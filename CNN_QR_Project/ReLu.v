==> flow/design.v <==
module relu_sync #(
    parameter DATA_WIDTH = 16
)(
    input  clk,
    input  rst,
    input  valid_in,
    input  signed [DATA_WIDTH-1:0] data_in,
    output reg signed [DATA_WIDTH-1:0] data_out,
    output reg valid_out
);
    always @(posedge clk or posedge rst) begin
        if (rst) begin
            data_out  <= 0;
            valid_out <= 0;
        end else if (valid_in) begin
            data_out  <= (data_in < 0) ? 0 : data_in;
            valid_out <= 1;
        end else begin
            valid_out <= 0;
        end
    end
endmodule
======== From RTL to reports: relu_sync ========
What the tools print for relu_sync, step after step.
Line numbers count from 1 in the design file above.
Cell names lack the library's common part.
A cell with -- has no value.
inputs
  top ..................................... relu_sync
  clock port .............................. clk
  standard-cell library ................... sky130hd
  timing corner ........................... tt_025C_1v80

======== After elaboration ========
Counts by Yosys on the flattened word-level netlist (proc, flatten, opt, wreduce; memories kept). Register bits leave out memories and registers merged into their read ports (data or address); mux counts leave out enables and synchronous resets folded into registers. Print and check cells are left out. Cells with the same type and inputs are merged into one.
storage and ports
  bits in registers ....................... 17
  latch bits .............................. 0
  RAM bits ................................ 0
  ROM bits ................................ 0
  word width x clocked read ports ......... 0
  memories ................................ 0
  bits of input ports ..................... 19
  output and inout port bits .............. 17
  elaborated cells ........................ 5
cells by class
  add/sub/neg operators ................... 0
  $mul .................................... 0
  divide/modulo/power cells ............... 0
  $lt $le $gt $ge ......................... 1
  equality and inequality tests ........... 0
  shift operators ......................... 0
  muxes and demuxes ....................... 2
  bitwise gates (word level) .............. 0
  reduce/logical cells .................... 0
operators with widths
  operator                                              number
  less-than comparator 16 x 1 -> 1 bit with constant B  1
  two-way mux 16 bit                                    1
  two-way mux 1 bit                                     1

======== Depth ========
Yosys ltp: most cells in a row. Word level: on the elaborated netlist, between registers, memories and ports. Mapped: between sequential cells and ports; inverters and the memories' decode and read muxes count.
depth
  depth after elaboration ................. 2
  ABC_AREA ................................ 0
  mapped depth ............................ 3
  mapped depth without buffers ............ 2

======== Mapped cells and area ========
Source: synth_stat.txt of the flow (Yosys; design flattened, memories mapped). It holds for the ABC_AREA given above (unset counts as 0); a run with the other value may have another netlist.
cells by type
  cell       number  area in all (um^2)
  dfrtp_1    16      400.384
  a22o_2     10      100.096
  a22o_1     4       35.034
  buf_6      2       22.522
  nor2b_4    1       13.763
  o2bb2ai_1  1       8.758
  buf_4      1       7.507
  conb_1     1       3.754
  inv_1      1       3.754
  inv_2      1       3.754
  nand2_1    1       3.754
synthesis totals
  mapped cells ............................ 39
  cell area after synthesis ............... 603.1 um^2
  sequential area ......................... 400.4 um^2
  flip-flop cells ......................... 16
  buffers ................................. 3

======== Timing after synthesis ========
OpenSTA on the mapped netlist: ideal clock, no wires. The path of least setup slack (recovery checks aside). Input and output delay are each 20% of the period. Register names are those of the netlist, which keeps one name where synthesis merged equal registers.
timing path post-synthesis
  path type ............................... register to register
  start ................................... register (no name shown)
  end ..................................... register data_out[0]
  period .................................. 0.931 ns
  setup time .............................. 0.121 ns
  time at the first pin ................... 0.000 ns
  arrival ................................. 0.644 ns
  slack ................................... 0.166 ns
  delay of the path ....................... 0.765 ns
  driving pins on the path ................ 2
  synthesis period reached ................ 0.765 ns
"delay of the path" = arrival - input delay + setup time.
"driving pins on the path": output pins that drive a net of the path, with the launching flip-flop's if there is one; two outputs of one cell count as two.
"synthesis period reached" = period - worst setup slack (recovery checks aside). The figure is calculated, with input and output delays left at 20% of the set period.
on the way, post-synthesis
  cells stage by stage .................... dfrtp_1 -> a22o_2
ends and longest elaborated chain, post-synthesis
  what           RTL line  RTL
  end, assigned  13        data_out  <= 0;
  end, assigned  16        data_out  <= (data_in < 0) ? 0 : data_in;
  end, declared  8         output reg signed [DATA_WIDTH-1:0] data_out,
No chain of elaborated cells between the ends is given.

Add stored flow runs of relu_sync

Module relu_sync, platform sky130hd: 2 stored runs of the flow (Yosys, OpenROAD) with differing settings, in no particular order. Input and output delays are each 20% of the period that was set; the output load is 0.01 pF.

======== run 1 ========
==> flow/run.sh <==
#!/bin/bash
# the make line also repeats the synthesis and layout settings of config.mk as NAME=value (left out here)
make -C /OpenROAD-flow-scripts/flow DESIGN_CONFIG=/design/flow/config.mk WORK_HOME=/design/flow/orfs CLKGATE_MAP_FILE= finish
==> flow/config.mk <==
export PLATFORM = sky130hd
export DESIGN_NAME = relu_sync
export DESIGN_NICKNAME = relu_sync
export VERILOG_FILES = /design/flow/design.v
export SDC_FILE = /design/flow/constraint.sdc
export NUM_CORES = 4
export LEC_CHECK = 0
export CAP_MARGIN = 40
export CORE_MARGIN = 2
export CORE_UTILIZATION = 71
export CTS_CLUSTER_SIZE = 40
export GPL_ROUTABILITY_DRIVEN = 0
export HOLD_SLACK_MARGIN = 0.15
export PLACE_DENSITY_LB_ADDON = 0.14
export SETUP_SLACK_MARGIN = -0.01
export SLEW_MARGIN = 5
==> flow/constraint.sdc <==
create_clock -name core_clock -period 0.543 [get_ports {clk}]
set_input_delay 0.1086 -clock core_clock [delete_from_list [all_inputs] [get_ports {clk}]]
set_output_delay 0.1086 -clock core_clock [all_outputs]
set_load 0.01 [all_outputs]

-------- run 1 --------
  did not finish, floorplanning stopped with PDN-0185

======== run 2 ========
==> flow/run.sh <==
#!/bin/bash
# the make line also repeats the synthesis and layout settings of config.mk as NAME=value (left out here)
make -C /OpenROAD-flow-scripts/flow DESIGN_CONFIG=/design/flow/config.mk WORK_HOME=/design/flow/orfs CLKGATE_MAP_FILE= finish
==> flow/config.mk <==
export PLATFORM = sky130hd
export DESIGN_NAME = relu_sync
export DESIGN_NICKNAME = relu_sync
export VERILOG_FILES = /design/flow/design.v
export SDC_FILE = /design/flow/constraint.sdc
export NUM_CORES = 4
export LEC_CHECK = 0
export CAP_MARGIN = 20
export CORE_MARGIN = 2
export CORE_UTILIZATION = 64
export SLEW_MARGIN = 20
==> flow/constraint.sdc <==
create_clock -name core_clock -period 0.764 [get_ports {clk}]
set_input_delay 0.1528 -clock core_clock [delete_from_list [all_inputs] [get_ports {clk}]]
set_output_delay 0.1528 -clock core_clock [all_outputs]
set_load 0.01 [all_outputs]

-------- run 2 --------
  did not finish, placement stopped with GPL-0301
